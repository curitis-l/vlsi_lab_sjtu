==> flow/design.v <==
module decoder_A1 (
    input clk,
    input rst_n,
    input data_in,
    output data_out,
    output reg out_flag      
);
    reg div_reg[2:0];       
    wire div_feedback;       
    reg [2:0] clk_count;     
    reg [6:0] r_x;            
    reg [3:0] tmp_out;       
    parameter s0 = 7'b0000000;
    parameter s1 = 7'b0000001;
    parameter s2 = 7'b0000010;
    parameter s3 = 7'b0000100;
    parameter s4 = 7'b0001000;
    parameter s5 = 7'b0010000;
    parameter s6 = 7'b0100000;
    parameter s7 = 7'b1000000;
    assign div_feedback = div_reg[2];
    assign data_out = tmp_out[3];
    always @(posedge clk or negedge rst_n)
    begin
        if(!rst_n)
            r_x <= 7'b0000000;
        else
            r_x <= {r_x[5:0],data_in};      
    end
    always @(posedge clk or negedge rst_n) 
    begin
        if(!rst_n)
            div_reg[0] <= 1'b0;
        else if(clk_count<=2 || clk_count == 7)
            div_reg[0] <= data_in; 
        else
            div_reg[0] <= data_in ^ div_feedback;
    end
    always @(posedge clk or negedge rst_n) 
    begin
        if(!rst_n)
            div_reg[1] <= 1'b0;
        else if(clk_count<=2 || clk_count == 7)
            div_reg[1] <= div_reg[0]; 
        else
            div_reg[1] <= div_reg[0] ^ div_feedback;
    end
    always @(posedge clk or negedge rst_n) 
    begin
        if(!rst_n)
            div_reg[2] <= 1'b0;
        else 
            div_reg[2] <= div_reg[1]; 
    end
    always @(posedge clk or negedge rst_n) 
    begin
        if(!rst_n)
            tmp_out <= 4'b0000;
        else if(clk_count == 7)
        begin
            case({div_reg[2],div_reg[1],div_reg[0]})
                3'b001:begin
                    tmp_out <= r_x[6:3]^s1[6:3];
                end
                3'b010:begin
                    tmp_out <= r_x[6:3]^s2[6:3];
                end
                3'b100:begin
                    tmp_out <= r_x[6:3]^s3[6:3];
                end
                3'b011:begin
                    tmp_out <= r_x[6:3]^s4[6:3];
                end
                3'b110:begin
                    tmp_out <= r_x[6:3]^s5[6:3];
                end
                3'b111:begin
                    tmp_out <= r_x[6:3]^s6[6:3];
                end
                3'b101:begin
                    tmp_out <= r_x[6:3]^s7[6:3];
                end
                default:begin
                    tmp_out <= r_x[6:3]^s0[6:3];
                end
            endcase
        end
        else if(clk_count<=3)
            tmp_out <= {tmp_out[2:0],tmp_out[3]};
        else
            tmp_out <= tmp_out;
    end
    always @(posedge clk or negedge rst_n) 
    begin
        if(!rst_n)
            clk_count <= 0;
        else if(clk_count == 7)
            clk_count <= 1;
        else
            clk_count <= clk_count + 1;
    end
    always @(posedge clk or negedge rst_n) 
    begin
        if(!rst_n)
            out_flag <= 0;
        else if(clk_count==7)
            out_flag <= 1;
        else if(clk_count==4)
            out_flag <= 0;
        else
            out_flag <= out_flag;
    end
endmodule
# Step by step through the tools: decoder_A1
# What the tools print for decoder_A1, step after step.
# Lines are those of the file above, counted from 1.
# Cell names lack the library's common part.
# A cell with - has no value.
# design
top	decoder_A1
clk_port	clk
cell_library	sky130hd
pvt_corner	tt_025C_1v80

# Word level
# Yosys after proc, flatten, opt, wreduce and memory -nomap, before mapping. Print and check cells are not counted. Equal cells are merged and count once.
# bits
output_inout_bits	2
register_bits	18
word_cells	33
# classes
n_addsub	1
reduce_and_logical	3
mux	8
equal	6
n_cmp	2
n_logic	6
# op_table
cell	n
case mux 4 bit (select 4 bit)	1
== test 3 bit with constant B	5
two-way mux 4 bit	2
<= comparator 3 x 2 -> 1 bit with constant B	2
NOT 1 bit	4
nonzero test 2 bit	2
two-way mux 1 bit	4
adder 3 x 1 -> 3 bit with constant B	1
== test 3 x 2 -> 1 bit with constant B	1
two-way mux 3 bit	1
bitwise XOR 1 bit	2
logical OR 1 bit	1

# Logic depth
# Longest topological path by Yosys (ltp), each cell counted once; first at word level (registers and memories cut), then after technology mapping (sequential cells cut; the memories' decode and read muxes count).
# depth
word_depth	3
abc_area	0
mapped_depth	6
depth_no_buf	5

# Netlist
# Yosys stat after the flow's synthesis: flattened, memories mapped to cells. It holds for the ABC_AREA given above (unset counts as 0); a run with the other value may have another netlist.
# types
cell	n
dfrtp_1	18
ha_1	5
xnor2_1	6
a221o_1	4
nand2b_1	5
nand3b_1	3
a21oi_1	4
a21o_1	2
inv_1	4
nor2b_1	2
and2_4	1
nand3_1	1
o21ai_0	1
clkbuf_1	1
nand2_1	1
nor2_1	1
# mapped
mapped_cells	59
ff_cells	18
area_mm2	0.000752
seqArea_mm2	0.0004504

# Worst setup path after synthesis
# Source: OpenSTA report_checks on the synthesized netlist (no wires, ideal clock, input and output delay 20% of the period each), path of least setup slack; recovery checks are left aside. Register names are those of the netlist, which keeps one name where synthesis merged equal registers.
# synth_timing
path_kind	register -> register
from	register clk_count[1]
to	register tmp_out[0]
clock_period_ns	2.03
path_slack_ns	0.541
n_path_buf	1
delay_ns	1.489
stages	7
arrival_ns	1.363
required_time_ns	1.904
t_first_pin_ns	0.000
synth_period_reached_ns	1.489
# "delay_ns" is the arrival time less input delay plus setup time.
# "stages": output pins that drive a net of the path, with the launching flip-flop's if there is one; two outputs of one cell count as two.
# "synth_period_reached_ns" is the clock period less the worst setup slack; recovery checks do not enter. This is arithmetic on one report: input and output delays are still those of the set period (20% each).
# The rows between start and end are the longest chain of elaborated cells between them; the timing report does not say that the signal goes this way. Where chains are equally long, one stands for them.
# A line is the first line of the expression or statement that the cell stems from. Yosys adds cells for indexed reads and writes and turns some case tables into memories.
# A register here has more assigning lines than the two given.
# synth_between
cell_sequence	dfrtp_1 -> ha_1 -> ha_1 -> clkbuf_1 -> nand2b_1 -> a21oi_1 -> a221o_1
elab_chain_len	3
cells_between	5
classes_between	compare (1); eq/ne (1); mux (2); reduce/logical (1)
# synth_rtl
item	line	rtl
start, declared	10	reg [2:0] clk_count;
start, assigned	96	clk_count <= 0;
start, assigned	100	clk_count <= clk_count + 1;
<= comparator 3 x 2 -> 1 bit	88	else if(clk_count<=3)
two-way mux 4 bit	88
two-way mux 4 bit	59	else if(clk_count == 7)
end, assigned	63	tmp_out <= r_x[6:3]^s1[6:3];
end, assigned	66	tmp_out <= r_x[6:3]^s2[6:3];
end, declared	12	reg [3:0] tmp_out;

# Path in the finished layout
# Path of least setup slack in the final report of stored run 1 (OpenROAD, finished layout, wires in). Where an end is a register, its clock arrival counts in the times.
# layout_timing
path_kind	register -> register
from	register clk_count[1]
to	register tmp_out[2]
required_time_ns	1.92
stages	7
n_path_buf	1
clock_period_ns	1.73
t_first_pin_ns	0.29
arrival_ns	1.80
path_slack_ns	0.12
# The rows between start and end are the longest chain of elaborated cells between them; the timing report does not say that the signal goes this way. Where chains are equally long, one stands for them.
# A register here has more assigning lines than the two given.
# layout_between
cell_sequence	dfrtp_1 -> ha_1 -> ha_2 -> buf_4 -> nand2b_1 -> a21oi_1 -> a221o_1
elab_chain_len	3
cells_between	5
classes_between	compare (1); eq/ne (1); mux (2); reduce/logical (1)
# layout_rtl
item	line	rtl
start, declared	10	reg [2:0] clk_count;
start, assigned	96	clk_count <= 0;
start, assigned	100	clk_count <= clk_count + 1;
<= comparator 3 x 2 -> 1 bit	88	else if(clk_count<=3)
two-way mux 4 bit	88
two-way mux 4 bit	59	else if(clk_count == 7)
end, assigned	63	tmp_out <= r_x[6:3]^s1[6:3];
end, assigned	66	tmp_out <= r_x[6:3]^s2[6:3];
end, declared	12	reg [3:0] tmp_out;

Ticket comment

Record of 2 stored runs of the RTL-to-layout flow on decoder_A1, platform sky130hd. The runs are unordered. Constraints: input delay and output delay 20% of the set period each, output load 0.01 pF.
"achievedPeriod_ns" means the clock period less the worst setup slack. The figure is calculated, with input and output delays left at 20% of the set period.
"worstPathTime_ns" = time allowed to the worst setup path (clock period - input delay - output delay, where it has them) - its slack; a late launch clock adds to it, a late capture clock takes from it.
"total_power_mw" is the tool's figure for a default switching activity; nothing was simulated.

Stored run 1, flow files:
==> flow/run.sh <==
#!/bin/bash
# the make line also repeats the synthesis and layout settings of config.mk as NAME=value (left out here)
make -C /OpenROAD-flow-scripts/flow DESIGN_CONFIG=/design/flow/config.mk WORK_HOME=/design/flow/orfs CLKGATE_MAP_FILE= finish
==> flow/config.mk <==
export PLATFORM = sky130hd
export DESIGN_NAME = decoder_A1
export DESIGN_NICKNAME = decoder_A1
export VERILOG_FILES = /design/flow/design.v
export SDC_FILE = /design/flow/constraint.sdc
export NUM_CORES = 4
export LEC_CHECK = 0
export CAP_MARGIN = 20
export CORE_MARGIN = 2
export CORE_UTILIZATION = 68
export SLEW_MARGIN = 20
==> flow/constraint.sdc <==
create_clock -name core_clock -period 1.73 [get_ports {clk}]
set_input_delay 0.3460 -clock core_clock [delete_from_list [all_inputs] [get_ports {clk}]]
set_output_delay 0.3460 -clock core_clock [all_outputs]
set_load 0.01 [all_outputs]

==> results of stored run 1, as CSV <==
result,value
synthesis_area_mm2,0.000752
final_die_area_mm2,0.0013879
finish.stdcell_area_mm2,0.0008658
finalUtil_pct,88.6
setup_ws_ns,0.123
timing.setup.tns_ns,0.000
total_power_mw,0.8686
achievedPeriod_ns,1.607
worstPathTime_ns,1.61
worstPathKind,"register -> register"

Stored run 2, flow files:
==> flow/run.sh <==
#!/bin/bash
# the make line also repeats the synthesis and layout settings of config.mk as NAME=value (left out here)
make -C /OpenROAD-flow-scripts/flow DESIGN_CONFIG=/design/flow/config.mk WORK_HOME=/design/flow/orfs CLKGATE_MAP_FILE= finish
==> flow/config.mk <==
export PLATFORM = sky130hd
export DESIGN_NAME = decoder_A1
export DESIGN_NICKNAME = decoder_A1
export VERILOG_FILES = /design/flow/design.v
export SDC_FILE = /design/flow/constraint.sdc
export NUM_CORES = 4
export LEC_CHECK = 0
export ABC_AREA = 1
export CAP_MARGIN = 0
export CORE_MARGIN = 2
export CORE_UTILIZATION = 35
export GPL_ROUTABILITY_DRIVEN = 1
export PLACE_DENSITY = 0.8
export SLEW_MARGIN = 20
==> flow/constraint.sdc <==
create_clock -name core_clock -period 2.63 [get_ports {clk}]
set_input_delay 0.5260 -clock core_clock [delete_from_list [all_inputs] [get_ports {clk}]]
set_output_delay 0.5260 -clock core_clock [all_outputs]
set_load 0.01 [all_outputs]

==> results of stored run 2, as CSV <==
result,value
synthesis_area_mm2,0.0008383
final_die_area_mm2,0.0028026
finish.stdcell_area_mm2,0.0009159
finalUtil_pct,41.0
setup_ws_ns,0.895
timing.setup.tns_ns,0.000
total_power_mw,0.5116
achievedPeriod_ns,1.735
worstPathTime_ns,1.21
worstPathKind,"register -> output"
