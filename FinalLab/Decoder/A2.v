==> flow/design.v <==
module decoder_A2 (
    input clk,
    input rst_n,
    input data_in,
    output data_out,
    output reg out_flag,      
    output reg in_flag        
);
    reg div_reg[2:0];       
    wire div_feedback;       
    reg [2:0] clk_count;     
    reg [6:0] r_x;            
    reg [3:0] tmp_out;       
    reg [2:0] bit_count;     
    reg out_flag_sx;
    assign div_feedback = div_reg[2];
    assign data_out = tmp_out[3];
    always @(posedge clk or negedge rst_n)
    begin
        if(!rst_n)
            r_x <= 7'b0000000;
        else if(clk_count == 7 && {div_reg[2],div_reg[1],div_reg[0]} != 3'b000 && {div_reg[2],div_reg[1],div_reg[0]} != 3'b101)  
            r_x <= r_x;
        else if(in_flag || clk_count == 0)
            r_x <= {r_x[5:0],data_in};
        else
            r_x <= r_x;      
    end
    always @(posedge clk or negedge rst_n) 
    begin
        if(!rst_n)
            div_reg[0] <= 1'b0;
        else if(in_flag || clk_count ==0)         
            begin       
                if(clk_count<=2 || (clk_count == 7 && {div_reg[2],div_reg[1],div_reg[0]} == 3'b000))     
                    div_reg[0] <= data_in;
                else if(clk_count == 7 && {div_reg[2],div_reg[1],div_reg[0]} != 3'b101)
                    div_reg[0] <= 0 ^ div_feedback;
                else
                    div_reg[0] <= data_in ^ div_feedback;
            end
        else                 
            div_reg[0] <= 0 ^ div_feedback;
    end
    always @(posedge clk or negedge rst_n) 
    begin
        if(!rst_n)
            div_reg[1] <= 1'b0;
        else if(clk_count<=2 || (clk_count == 7)&&{div_reg[2],div_reg[1],div_reg[0]} == 3'b000)
            div_reg[1] <= div_reg[0]; 
        else
            div_reg[1] <= div_reg[0] ^ div_feedback;
    end
    always @(posedge clk or negedge rst_n) 
    begin
        if(!rst_n)
            div_reg[2] <= 1'b0;
        else
            div_reg[2] <= div_reg[1];
    end
    always @(posedge clk or negedge rst_n) 
    begin
        if(!rst_n)
            tmp_out <= 4'b0000;
        else if(clk_count == 7 && {div_reg[2],div_reg[1],div_reg[0]} == 3'b000 && in_flag)   
            tmp_out <= r_x[6:3];
        else if(clk_count == 7 && {div_reg[2],div_reg[1],div_reg[0]} == 3'b101)    
            tmp_out <= r_x[6:3]^(4'b1000>>bit_count);
        else if(clk_count ==7 && bit_count == 6)         
            tmp_out <= r_x[6:3];
        else if((in_flag || clk_count == 0) && clk_count<=3)                 
            tmp_out <= {tmp_out[2:0],tmp_out[3]};
        else
            tmp_out <= tmp_out;
    end
    always @(posedge clk or negedge rst_n) 
    begin
        if(!rst_n)
            bit_count <= 3'b000;
        else if(clk_count == 7 && {div_reg[2],div_reg[1],div_reg[0]} == 3'b101)  
            bit_count <= 3'b000;
        else if(clk_count == 7 && {div_reg[2],div_reg[1],div_reg[0]} == 3'b000)  
            bit_count <= 3'b000;
        else if(clk_count == 7 && {div_reg[2],div_reg[1],div_reg[0]} != 3'b101)  
            bit_count <= bit_count+1;
        else 
            bit_count <= bit_count;
    end
    always @(posedge clk or negedge rst_n) 
    begin
        if(!rst_n)
            clk_count <= 0;
        else if(clk_count == 7 && {div_reg[2],div_reg[1],div_reg[0]} == 3'b000 && in_flag)   
            clk_count <= 1;
        else if(clk_count == 7 && {div_reg[2],div_reg[1],div_reg[0]} == 3'b101 && !in_flag)  
            clk_count <= 0;
        else if(clk_count == 7 && {div_reg[2],div_reg[1],div_reg[0]} != 3'b101)
            clk_count <= 7;
        else
            clk_count <= clk_count + 1;
    end
    always @(posedge clk or negedge rst_n) 
    begin
        if(!rst_n)
            out_flag <= 0;
        else if(clk_count==7 && {div_reg[2],div_reg[1],div_reg[0]} == 3'b000 && in_flag)
            out_flag <= 1;
        else if(clk_count==7 && {div_reg[2],div_reg[1],div_reg[0]} == 3'b101)
            out_flag <= 1;
        else if(out_flag_sx == 0&& clk_count==4)
            out_flag <= 0;
        else if(out_flag_sx == 1&& clk_count==3)
            out_flag <= 0;
        else
            out_flag <= out_flag;
    end
    always @(posedge clk or negedge rst_n) 
    begin
        if(!rst_n)
            in_flag <= 1;
        else if(clk_count == 7 && {div_reg[2],div_reg[1],div_reg[0]} == 3'b000)
            in_flag <= 1;
        else if(clk_count == 7)
            in_flag <= 0;
        else if(clk_count == 0)
            in_flag <=1;
        else
            in_flag <= in_flag;
    end
    always @(posedge clk or negedge rst_n)
    begin
        if(!rst_n)
            out_flag_sx <= 0;
        else if(clk_count == 7 && {div_reg[2],div_reg[1],div_reg[0]} == 3'b101)
            out_flag_sx <=1;
        else if(clk_count ==7)
            out_flag_sx <=0;
        else
            out_flag_sx <= out_flag_sx;
    end
endmodule
# Reports on decoder_A2
# Tool output for the design above, in the order of the flow.
# Lines are those of the file above, counted from 1.
# Operators: Yosys type, input widths -> output width; for muxes data width and select width s.
# Cell names lack the library's common part.
inputs:
  design: "decoder_A2"
  clock: "clk"
  lib: "sky130hd"
  corner: "tt_025C_1v80"

# After elaboration
# Source: Yosys, flattened and elaborated. Widths are those after wreduce. Registers that Yosys merges into a memory's read port (data or address) are not register bits. Print and check cells do not count. Equal cells are merged and count once.
classes:
  add_sub_neg: 2
  n_cmp: 2
  equal: 6
  n_shift: 1
  n_mux: 23
  n_logic: 5
  n_reduce_logical: 23
op_table:
  columns: ["op", "count"]
  rows:
  - ["$mux 3", 6]
  - ["$mux 4", 4]
  - ["$mux 1", 13]
  - ["$eq 3x3->1 const B", 4]
  - ["$logic_and 1x1->1", 11]
  - ["$reduce_bool 3->1", 3]
  - ["$reduce_bool 4->1", 2]
  - ["$add 3x1->3 const B", 2]
  - ["$le 3x2->1 const B", 2]
  - ["$logic_not 3->1", 2]
  - ["$shr 4x3->4 const A", 1]
  - ["$xor 4x4->4", 1]
  - ["$eq 3x2->1 const B", 1]
  - ["$ne 3x3->1 const B", 1]
  - ["$xor 1x1->1", 2]
  - ["$logic_or 1x1->1", 2]
  - ["$not 1->1", 2]
  - ["$reduce_and 2->1", 1]
  - ["$reduce_bool 2->1", 1]
  - ["$logic_not 1->1", 1]
word_totals:
  reg_bits: 23
  out_inout_bits: 3

# Logic depth
# Yosys ltp: most cells in a row. Word level: on the elaborated netlist, between registers, memories and ports. Mapped: between sequential cells and ports; inverters and the memories' decode and read muxes count.
depth:
  depth_word: 7
  abc_area: 0
  depth_mapped: 9
  mapped_depth_nobuf: 7

# Mapped cells and area
# Yosys stat after the flow's synthesis: flattened, memories mapped to cells. It holds for the ABC_AREA given above (unset counts as 0); a run with the other value may have another netlist.
# Totals and module areas in this step are rounded.
by_type:
  columns: ["cell", "count"]
  rows:
  - ["dfrtp_1", 22]
  - ["ha_1", 11]
  - ["mux2_2", 7]
  - ["a21oi_1", 8]
  - ["inv_1", 10]
  - ["o21ai_0", 7]
  - ["nand2_1", 9]
  - ["nor2_1", 9]
  - ["mux2i_1", 3]
  - ["dfstp_2", 1]
  - ["o21bai_4", 1]
  - ["o22ai_1", 3]
  - ["o221ai_1", 2]
  - ["o22a_1", 2]
  - ["xnor2_1", 2]
  - ["mux2_4", 1]
  - ["nand3_1", 3]
  - ["o211ai_2", 1]
# Other cell types: 24; their cells: 27.
mapped:
  cell_count: 129
  mapped_area_um2: 1300
  seq_area_um2: 580
  ff_cells: 23
  buffers: 4

# Worst setup path after synthesis
# Path of least setup slack by OpenSTA after synthesis, without wires, with an ideal clock, recovery checks aside; 20% of the period is set as input and as output delay. Where synthesis merged equal registers, the netlist keeps one of their names.
synth_path:
  path_type: "register -> register"
  start: "register clk_count[1]"
  end: "register tmp_out[2]"
  clock_period_ns: 1.91
  launch_ns: 0.000
  arrival_ns: 1.909
  required_time_ns: 1.785
  path_slack_ns: -0.124
  delay_ns: 2.034
  driving_pins: 10
  n_path_buf: 2
  synth_period_reached_ns: 2.034
# "delay_ns" is the arrival time less input delay plus setup time.
# "driving_pins": output pins that drive a net of the path, with the launching flip-flop's if there is one; two outputs of one cell count as two.
# "synth_period_reached_ns" = period - worst setup slack (recovery checks aside). The figure is calculated, with input and output delays left at 20% of the set period.
# The rows between start and end are the longest chain of elaborated cells between them; the timing report does not say that the signal goes this way. Where chains are equally long, one stands for them.
# A line is the first line of the expression or statement that the cell stems from. Yosys adds cells for indexed reads and writes and turns some case tables into memories.
# At most two assigning lines are given for a register; there are more.
synth_via:
  cell_sequence: "dfrtp_1 ha_1 ha_1 clkbuf_1 and4b_1 clkbuf_4 o22a_1 o22ai_1 a21oi_1 mux2_4"
  elab_chain_cells: 7
synth_rtl:
  columns: ["element", "line_no", "source"]
  rows:
  - ["start, declared", 11, "reg [2:0] clk_count;"]
  - ["start, assigned", 92, "clk_count <= 0;"]
  - ["start, assigned", 100, "clk_count <= clk_count + 1;"]
  - ["$logic_not 3->1", 71, "else if((in_flag || clk_count == 0) && clk_count<=3)"]
  - ["$logic_or 1x1->1", 71, null]
  - ["$logic_and 1x1->1", 71, null]
  - ["$mux 4", 71, null]
  - ["$mux 4", 69, "else if(clk_count ==7 && bit_count == 6)"]
  - ["$mux 4", 67, "else if(clk_count == 7 && {div_reg[2],div_reg[1],div_reg[0]} == 3'b101)"]
  - ["$mux 4", 65, "else if(clk_count == 7 && {div_reg[2],div_reg[1],div_reg[0]} == 3'b000 && in_flag)"]
  - ["end, assigned", 66, "tmp_out <= r_x[6:3];"]
  - ["end, assigned", 68, "tmp_out <= r_x[6:3]^(4'b1000>>bit_count);"]
  - ["end, declared", 13, "reg [3:0] tmp_out;"]

# Worst path after layout
# Path of least setup slack in the final report of job 1 (OpenROAD, finished layout, wires in). Where an end is a register, its clock arrival counts in the times.
layout_path:
  path_type: "register -> register"
  start: "register in_flag"
  end: "register tmp_out[2]"
  clock_period_ns: 1.24
  launch_ns: 0.33
  arrival_ns: 2.03
  required_time_ns: 1.47
  path_slack_ns: -0.56
  driving_pins: 5
  n_path_buf: 0
# The rows between start and end are the longest chain of elaborated cells between them; the timing report does not say that the signal goes this way. Where chains are equally long, one stands for them.
# At most two assigning lines are given for a register; there are more.
layout_via:
  cell_sequence: "dfstp_2 or3b_4 o211ai_4 o21bai_4 mux2_4"
  elab_chain_cells: 6
layout_rtl:
  columns: ["element", "line_no", "source"]
  rows:
  - ["start, declared", 7, "output reg in_flag"]
  - ["start, assigned", 120, "in_flag <= 1;"]
  - ["start, assigned", 128, "in_flag <= in_flag;"]
  - ["$logic_or 1x1->1", 71, "else if((in_flag || clk_count == 0) && clk_count<=3)"]
  - ["$logic_and 1x1->1", 71, null]
  - ["$mux 4", 71, null]
  - ["$mux 4", 69, "else if(clk_count ==7 && bit_count == 6)"]
  - ["$mux 4", 67, "else if(clk_count == 7 && {div_reg[2],div_reg[1],div_reg[0]} == 3'b101)"]
  - ["$mux 4", 65, "else if(clk_count == 7 && {div_reg[2],div_reg[1],div_reg[0]} == 3'b000 && in_flag)"]
  - ["end, assigned", 66, "tmp_out <= r_x[6:3];"]
  - ["end, assigned", 68, "tmp_out <= r_x[6:3]^(4'b1000>>bit_count);"]
  - ["end, declared", 13, "reg [3:0] tmp_out;"]

# Stored flow runs of decoder_A2 (2 of them; Yosys, OpenROAD, sky130hd). They differ in their settings and are not a sequence. Constraints: input delay and output delay 20% of the set period each, output load 0.01 pF.
# By "worst_path_allowed_less_slack_ns" is meant the share of the clock period that the worst setup path is allowed (20% is reserved at inputs, 20% at outputs), minus its slack. Clock arrival times at its registers enter into it.
# By "design_power_uw" is meant OpenSTA's value without simulated activity: inputs other than the clock are taken to toggle once in ten clock periods, and the tool carries that through the logic.
# The measured numbers are rounded.
runs:
  - name: "job 1"
    settings:
      period_ns: 1.24
      CORE_UTILIZATION: 49
      SETUP_SLACK_MARGIN: 0.28
      PLACE_DENSITY_LB_ADDON: 0.28
      CORE_MARGIN: 9
      CELL_PAD_IN_SITES_DETAIL_PLACEMENT: 0
      GPL_TIMING_DRIVEN: 1
      GPL_ROUTABILITY_DRIVEN: 0
      CTS_CLUSTER_SIZE: 29
      CTS_CLUSTER_DIAMETER: 94
      SLEW_MARGIN: 35
      CAP_MARGIN: 20
    results:
      ys_area_um2: 1300
      die_footprint_um2: 4900
      final_cell_area_um2: 2000
      setup_worst_slack_ns: -0.56
      design_power_uw: 5800
      worst_path_allowed_less_slack_ns: 1.80
      worst_path_kind: "register -> register"
  - name: "job 2"
    settings:
      period_ns: 1.61
      CORE_UTILIZATION: 52
      PLACE_DENSITY: 0.85
      CORE_ASPECT_RATIO: 1.06
      CORE_MARGIN: 9
      CELL_PAD_IN_SITES_GLOBAL_PLACEMENT: 1
      CELL_PAD_IN_SITES_DETAIL_PLACEMENT: 1
      TNS_END_PERCENT: 40
      ABC_AREA: 0
      MAX_ROUTING_LAYER: "met4"
      CAP_MARGIN: 20
      SLEW_MARGIN: 20
    outcome: "no results, routing failed with DPL-0033"
